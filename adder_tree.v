==> flow/design.v <==
module generic_adder_tree #(
    parameter INPUT_COUNT = 8,
    parameter DATA_WIDTH  = 16
) (
    input clk,
    input rst_n,
    input [INPUT_COUNT-1:0] [DATA_WIDTH-1:0] i_data,
    output reg [$clog2(INPUT_COUNT)+DATA_WIDTH-1:0] o_sum
);
    localparam STAGES = $clog2(INPUT_COUNT); 
    localparam FINAL_WIDTH = DATA_WIDTH + STAGES;
    wire [FINAL_WIDTH-1:0] sums_stage_0 [0:INPUT_COUNT-1];
    reg [FINAL_WIDTH-1:0] sums_pipe_reg [1:STAGES-1][0:INPUT_COUNT-1];
    genvar s, i;  
    generate
        for (i = 0; i < INPUT_COUNT; i = i + 1) begin : INPUT_PADDING
            assign sums_stage_0[i] = {{(FINAL_WIDTH-DATA_WIDTH){1'b0}}, i_data[i]};
        end
        for (s = 0; s < STAGES; s = s + 1) begin : STAGE_LOOP
            localparam NUM_ADDERS = INPUT_COUNT / (2**(s+1));
            for (i = 0; i < NUM_ADDERS; i = i + 1) begin : ADDER_LOOP
                wire [FINAL_WIDTH-1:0] in_a, in_b;
                assign in_a = (s == 0) ? sums_stage_0[2*i]   : sums_pipe_reg[s][2*i];
                assign in_b = (s == 0) ? sums_stage_0[2*i+1] : sums_pipe_reg[s][2*i+1];
                if (s == STAGES - 1) begin : FINAL_STAGE_REG
                    always @(posedge clk or negedge rst_n) begin
                        if (!rst_n) begin
                            o_sum <= 0;
                        end else begin
                            o_sum <= in_a + in_b;
                        end
                    end
                end else begin : INTERMEDIATE_STAGE_REG
                    always @(posedge clk or negedge rst_n) begin
                        if (!rst_n) begin
                            sums_pipe_reg[s+1][i] <= 0;
                        end else begin
                            sums_pipe_reg[s+1][i] <= in_a + in_b;
                        end
                    end
                end  
            end  
        end  
    endgenerate
endmodule
; ---- Reports on generic_adder_tree
; What the tools print for generic_adder_tree, step after step.
; Lines are those of the file above, counted from 1.
; Cell names lack the library's common part.
; A cell with -- has no value.
[setup]
top = generic_adder_tree
clock = clk
library = sky130hd
lib_corner = tt_025C_1v80

; ---- After elaboration
; Source: Yosys, flattened and elaborated. Widths are those after wreduce; folded enables and synchronous resets count as part of the registers. Registers that Yosys merges into a memory's read port (data or address) are not register bits. Print and check cells do not count. Equal cells are merged and count once.
[bits]
regBits = 125
out_inout_bits = 19
elab_cells = 14
[op_classes]
n_addsub = 7
[ops]
columns = cell, n
row1 = 16-bit by 16-bit adder with 17-bit output, 4
row2 = 17-bit by 17-bit adder with 18-bit output, 2
row3 = 19-bit adder, 1

; ---- Longest topological paths
; Longest topological path by Yosys (ltp), each cell counted once; first at word level (registers and memories cut), then after technology mapping (sequential cells cut; the memories' decode and read muxes count).
[logic_depth]
ltp_word = 1
ABC_AREA = 0
ltp_mapped = 10
depth_no_buf = 10

; ---- Netlist
; Yosys stat after the flow's synthesis: flattened, memories mapped to cells. It holds for the ABC_AREA given above (unset counts as 0); a run with the other value may have another netlist.
; Totals and module areas in this step are rounded.
[types]
columns = type, n, type_area_um2
row1 = dfrtp_1, 123, 3.08E+03
row2 = ha_1, 116, 1.45E+03
row3 = xnor2_1, 58, 507.987
row4 = a21oi_1, 89, 445.427
row5 = a21o_1, 41, 307.795
row6 = xor2_1, 30, 262.752
row7 = nor2_1, 68, 255.245
row8 = o21ai_0, 51, 255.245
row9 = nand2_1, 47, 176.419
row10 = inv_1, 44, 165.158
row11 = fa_1, 7, 140.134
row12 = nor3_1, 25, 125.12
row13 = o21bai_1, 16, 120.115
row14 = o21a_1, 13, 97.594
row15 = nand3_1, 14, 70.067
row16 = a211oi_1, 9, 67.565
row17 = a31oi_1, 10, 62.56
row18 = nand2b_1, 10, 62.56
; Not listed: further types 42, cells in them 112.
[synth_totals]
stdcells = 883
synth_area_um2 = 8530
seqArea_um2 = 3080
ffs = 123
buffers = 12

; ---- Worst setup path after synthesis
; OpenSTA on the mapped netlist: ideal clock, no wires. The path of least setup slack (recovery checks aside). Input and output delay are each 20% of the period. Register names are those of the netlist, which keeps one name where synthesis merged equal registers.
[synth_path]
kind = input port to flip-flop
startpoint = input port i_data
endpoint = register (no name shown)
tclk_ns = 2.96
input_delay_ns = 0.592
setup_time_ns = 0.143
t_first_pin_ns = 0.592
t_arrival_ns = 2.471
t_required_ns = 2.817
path_slack_ns = 0.346
delay_ns = 2.022
stages = 9
n_path_buf = 0
period_less_setup_slack_ns = 2.614
; "delay_ns" is the arrival time less input delay plus setup time.
; "stages": output pins that drive a net of the path, with the launching flip-flop's if there is one; two outputs of one cell count as two.
; "period_less_setup_slack_ns" = period - worst setup slack (recovery checks aside). The figure is calculated, with input and output delays left at 20% of the set period.
; An end named without its bit number is one bit of that signal or, where synthesis recoded a state register, one of its new flip-flops.
; Between the ends stands the longest chain of elaborated cells between them, by number of cells; it is not shown to be the way that was timed. Of several equally long chains one is given.
; A line is the first line of the expression or statement that the cell stems from. Yosys adds cells for indexed reads and writes and turns some case tables into memories.
[synth_via]
cell_sequence = ha_1 fa_1 a21o_1 a21o_1 a21oi_1 o21ai_0 a21oi_1 o311ai_0 xor2_1
elab_chain_len = 1
cone_cells = 1
lines_between = 1
cone_classes = add/sub: 1
[synth_rtl]
columns = element, line
row1 = from (decl), 7  ; input [INPUT_COUNT-1:0] [DATA_WIDTH-1:0] i_data,
row2 = 16-bit by 16-bit adder with 17-bit output, 38  ; sums_pipe_reg[s+1][i] <= in_a + in_b;

; ---- Timing after layout
; Path of least setup slack in the final report of entry A (OpenROAD, finished layout, wires in). Where an end is a register, its clock arrival counts in the times.
[layout_path]
kind = flip-flop to flip-flop
startpoint = register (no name shown)
endpoint = register sums_pipe_reg
tclk_ns = 1.99
setup_time_ns = 0.10
t_first_pin_ns = 0.41
t_arrival_ns = 2.66
t_required_ns = 2.30
path_slack_ns = -0.35
stages = 11
n_path_buf = 0
; An end named without its bit number is one bit of that signal or, where synthesis recoded a state register, one of its new flip-flops.
; Between the ends stands the longest chain of elaborated cells between them, by number of cells; it is not shown to be the way that was timed. Of several equally long chains one is given.
[layout_via]
cell_sequence = dfrtp_1 ha_4 inv_2 fa_2 nor2b_1 o21a_1 a311oi_4 a211oi_2 nor3_2 or4_1 o311ai_2
elab_chain_len = 1
cone_cells = 1
lines_between = 1
cone_classes = add/sub: 1
[layout_rtl]
columns = element, line
row1 = 17-bit by 17-bit adder with 18-bit output, 38  ; sums_pipe_reg[s+1][i] <= in_a + in_b;
row2 = to (assign), 36  ; sums_pipe_reg[s+1][i] <= 0;
row3 = to (assign), 38
row4 = to (decl), 13  ; reg [FINAL_WIDTH-1:0] sums_pipe_reg [1:STAGES-1][0:INPUT_COUNT-1];

; Record of 2 stored runs of the RTL-to-layout flow on generic_adder_tree, platform sky130hd. The runs are unordered. Constraints: input delay and output delay 20% of the set period each, output load 0.01 pF.
; "clock_period_reached_ns" means the clock period less the worst setup slack. The figure is calculated, with input and output delays left at 20% of the set period.
; "worstPathTime_ns": the worst setup path's part of the clock period (all of it between registers, 20% less for each end at a port) less its slack. A launch clock that arrives late makes it longer, a capture clock that arrives late makes it shorter.
; By "power_total_uw" is meant OpenSTA's value without simulated activity: inputs other than the clock are taken to toggle once in ten clock periods, and the tool carries that through the logic.
; Measured values are rounded.

[entry A: settings]
period_ns = 1.99
CORE_UTILIZATION = 29
PLACE_DENSITY_LB_ADDON = 0.24
CORE_ASPECT_RATIO = 1.13
CELL_PAD_IN_SITES_GLOBAL_PLACEMENT = 0
GPL_TIMING_DRIVEN = 1
CTS_CLUSTER_SIZE = 95
CAP_MARGIN = 0
MIN_ROUTING_LAYER = met2
CORE_MARGIN = 2
SLEW_MARGIN = 20
[entry A: results]
synthesis_area_um2 = 8530
die_area_um2 = 30800
worstPathTime_ns = 2.34
worst_path_kind = flip-flop to flip-flop
final_cell_area_um2 = 13900
power_total_uw = 16500
setup_worst_slack_ns = -0.351
clock_period_reached_ns = 2.341

[entry B: settings]
period_ns = 4.5
CORE_UTILIZATION = 38
SETUP_SLACK_MARGIN = 0.79
PLACE_DENSITY_LB_ADDON = 0.06
CELL_PAD_IN_SITES_DETAIL_PLACEMENT = 0
TNS_END_PERCENT = 100
SLEW_MARGIN = 10
CAP_MARGIN = 20
CORE_MARGIN = 2
[entry B: results]
synthesis_area_um2 = 8530
final_cell_area_um2 = 11000
worstPathTime_ns = 2.28
worst_path_kind = input port to flip-flop
power_total_uw = 5970
die_area_um2 = 23700
clock_period_reached_ns = 3.184
setup_worst_slack_ns = 1.32
