==> flow/design.v <==
`timescale 1ns / 1ps
module mux #(
    parameter INPUT_COUNT = 8,   
    parameter DATA_WIDTH  = 32   
)(
    input wire clk,              
    input wire rst_n,            
    input wire [INPUT_COUNT * DATA_WIDTH - 1 : 0] data_in,
    input wire [$clog2(INPUT_COUNT) - 1 : 0] sel, 
    output reg [DATA_WIDTH - 1 : 0] data_out
);
    always @(posedge clk) begin
        if (!rst_n) begin
            data_out <= {DATA_WIDTH{1'b0}};
        end
        else begin
            data_out <= data_in[ (sel * DATA_WIDTH) +: DATA_WIDTH ];
        end
    end
endmodule
Step by step through the tools: mux
What the tools print for mux, step after step. Line numbers count from 1 in the design file above. Operators carry their Yosys type and port widths (W data, S select, Z words). Library cell names are shortened. Not given: n/a

Design top: mux. Clock: clk. Cell library: sky130hd. Timing corner: tt_025C_1v80.

Word level
Yosys after proc, flatten, opt, wreduce and memory -nomap, before mapping. Enables and synchronous resets that opt folds into registers are not counted as muxes. Memory bits, and registers merged into a memory's read port (data or address), are not among the register bits. Print and check cells are not counted. Equal cells are merged and count once.

Under output and inout port bits stands 32. For input port bits the number is 261. The figure for flip-flop bits (word level) is 32. For elaborated cells the number is 2.

Under shift operators stands 1.

Operators with widths (count): $shiftx A256 B9 Y32 (1).

Longest topological paths
Depth = most cells in a row (Yosys ltp): at word level without a register or memory, in the mapped netlist without a sequential cell, where the memories' decode and read muxes count.

The figure for word-level depth is 1. Under ABC_AREA stands 0. The figure for mapped depth is 6. Under depth with buffers taken out stands 3.

After synthesis
Source: synth_stat.txt of the flow (Yosys; design flattened, memories mapped). It holds for the ABC_AREA given above (unset counts as 0); a run with the other value may have another netlist.

The figure for buffer cells is 28. Under standard cells after synthesis stands 254. Flip-flops: 32. The figure for sequential part of the area is 640.6 um2. Cell area after synthesis: 3017.9 um2.

Cell types: mux4_2 (count 32, total area 720.691 um2); dfxtp_1 (count 32, total area 640.614 um2); a221oi_2 (count 30, total area 450.432 um2); mux2_2 (count 32, total area 360.346 um2); mux2i_1 (count 32, total area 320.307 um2); o21ai_0 (count 32, total area 160.154 um2); inv_1 (count 32, total area 120.115 um2); buf_12 (count 3, total area 60.058 um2); buf_6 (count 5, total area 56.304 um2); buf_2 (count 7, total area 35.034 um2); clkbuf_1 (count 9, total area 33.782 um2); buf_4 (count 4, total area 30.029 um2); a221oi_1 (count 2, total area 17.517 um2); nand2b_1 (count 1, total area 6.256 um2); nor2_2 (count 1, total area 6.256 um2).

Worst setup path after synthesis
Source: OpenSTA report_checks on the synthesized netlist (no wires, ideal clock, input and output delay 20% of the period each), path of least setup slack; recovery checks are left aside. Register names are those of the netlist, which keeps one name where synthesis merged equal registers.

Kind: in2reg. Start point: input port sel[2]. End point: register data_out[10]. Stages: 5. For required time the number is 1.193 ns. Under input delay stands 0.268 ns. Path slack: 0.042 ns. The entry for clock period reads 1.34 ns. Path delay: 1.030 ns. For time at the first pin the number is 0.268 ns. For arrival time the number is 1.151 ns. Path buffers: 2. The figure for library setup time is 0.147 ns. The entry for synthesis period reached reads 1.298 ns.

"path delay" = arrival - input delay + setup time. "stages": output pins that drive a net of the path, with the launching flip-flop's if there is one; two outputs of one cell count as two. "synthesis period reached" is the clock period less the worst setup slack; recovery checks do not enter. This is arithmetic on one report: input and output delays are still those of the set period (20% each). The rows between start and end are the longest chain of elaborated cells between them; the timing report does not say that the signal goes this way. Where chains are equally long, one stands for them. Each line given opens the expression or statement behind the cell; cells for indexed reads and writes are added by Yosys, which also makes memories of some case tables.

Cells stage by stage: buf_4 -> buf_2 -> mux2_2 -> o21ai_0 -> a221oi_2. The figure for cells in the longest elaborated chain is 1. Under elaborated cells between the ends (all ways) stands 1. The entry for source lines of those cells reads 1. Classes of those cells: shift: 1.

RTL lines, path after synthesis: from (decl) (line 9) `input wire [$clog2(INPUT_COUNT) - 1 : 0] sel,`; $shiftx A256 B9 Y32 (line 17) `data_out <= data_in[ (sel * DATA_WIDTH) +: DATA_WIDTH ];`; to (assign) (line 14) `data_out <= {DATA_WIDTH{1'b0}};`; to (assign) (line 17); to (decl) (line 10) `output reg [DATA_WIDTH - 1 : 0] data_out`.

Timing after layout
Path of least setup slack in the final report of run 1 (OpenROAD, finished layout, wires in). Where an end is a register, its clock arrival counts in the times.

Kind: reg2out. Start point: register data_out[2]. End point: output port data_out[2]. The entry for clock period reads 2.3 ns. For time at the first pin the number is 0.28 ns. Path buffers: 1. For required time the number is 1.84 ns. The entry for external output delay reads 0.46 ns. Stages: 2. For arrival time the number is 1.19 ns. Path slack: 0.65 ns.

Cells stage by stage: dfxtp_1 -> clkdlybuf4s50_1. The figure for cells in the longest elaborated chain is 0. Under elaborated cells between the ends (all ways) stands 0. The entry for source lines of those cells reads 0.

RTL lines, path after layout: from (decl) (line 10) `output reg [DATA_WIDTH - 1 : 0] data_out`; from (assign) (line 14) `data_out <= {DATA_WIDTH{1'b0}};`; from (assign) (line 17) `data_out <= data_in[ (sel * DATA_WIDTH) +: DATA_WIDTH ];`; to (decl) (line 10).

Memo
Re: implementation data of mux

Measured data: module mux, platform sky130hd, 2 stored runs of the flow under differing settings, order arbitrary. Input and output delays are each 20% of the period that was set; the output load is 0.01 pF. "reached clock period" = clock period - worst setup slack. The figure is calculated, with input and output delays left at 20% of the set period. By "worst path time" is meant the share of the clock period that the worst setup path is allowed (20% is reserved at inputs, 20% at outputs), minus its slack. Clock arrival times at its registers enter into it. "power" is the tool's figure for a default switching activity; nothing was simulated.

Files of run 1:
==> flow/run.sh <==
#!/bin/bash
# the make line also repeats the synthesis and layout settings of config.mk as NAME=value (left out here)
make -C /OpenROAD-flow-scripts/flow DESIGN_CONFIG=/design/flow/config.mk WORK_HOME=/design/flow/orfs CLKGATE_MAP_FILE= finish
==> flow/config.mk <==
export PLATFORM = sky130hd
export DESIGN_NAME = mux
export DESIGN_NICKNAME = mux
export VERILOG_FILES = /design/flow/design.v
export SDC_FILE = /design/flow/constraint.sdc
export NUM_CORES = 4
export LEC_CHECK = 0
export CAP_MARGIN = 30
export CELL_PAD_IN_SITES_GLOBAL_PLACEMENT = 0
export CORE_ASPECT_RATIO = 0.99
export CORE_MARGIN = 2
export CORE_UTILIZATION = 35
export CTS_CLUSTER_SIZE = 63
export GPL_TIMING_DRIVEN = 0
export PLACE_DENSITY = 0.46
export SETUP_SLACK_MARGIN = 0.43
export SLEW_MARGIN = 20
==> flow/constraint.sdc <==
create_clock -name core_clock -period 2.3 [get_ports {clk}]
set_input_delay 0.4600 -clock core_clock [delete_from_list [all_inputs] [get_ports {clk}]]
set_output_delay 0.4600 -clock core_clock [all_outputs]
set_load 0.01 [all_outputs]

Results of run 1. The synthesis area is 3017.9 um2. The overall die area comes to 9381.2 um2. For the standard-cell area of the final layout the run shows 6138.4 um2. The utilization of the finished layout stands at 0.736. The setup slack of the worst path is 0.646 ns. The final setup TNS comes to 0.000 ns. The smallest hold slack reads 0.471 ns. The power reads 2125 µW. The measured reached clock period is 1.654 ns. The worst path time is 1.19 ns. Kind of the worst setup path: reg2out.

Files of run 2:
==> flow/run.sh <==
#!/bin/bash
# the make line also repeats the synthesis and layout settings of config.mk as NAME=value (left out here)
make -C /OpenROAD-flow-scripts/flow DESIGN_CONFIG=/design/flow/config.mk WORK_HOME=/design/flow/orfs CLKGATE_MAP_FILE= finish
==> flow/config.mk <==
export PLATFORM = sky130hd
export DESIGN_NAME = mux
export DESIGN_NICKNAME = mux
export VERILOG_FILES = /design/flow/design.v
export SDC_FILE = /design/flow/constraint.sdc
export NUM_CORES = 4
export LEC_CHECK = 0
export ABC_AREA = 0
export CAP_MARGIN = 20
export CELL_PAD_IN_SITES_GLOBAL_PLACEMENT = 2
export CORE_MARGIN = 6
export CORE_UTILIZATION = 67
export CTS_CLUSTER_DIAMETER = 30
export CTS_CLUSTER_SIZE = 19
export PLACE_DENSITY = 0.51
export SLEW_MARGIN = 30
==> flow/constraint.sdc <==
create_clock -name core_clock -period 2.26 [get_ports {clk}]
set_input_delay 0.4520 -clock core_clock [delete_from_list [all_inputs] [get_ports {clk}]]
set_output_delay 0.4520 -clock core_clock [all_outputs]
set_load 0.01 [all_outputs]

Outcome of run 2: unfinished; error GPL-0301 in placement.
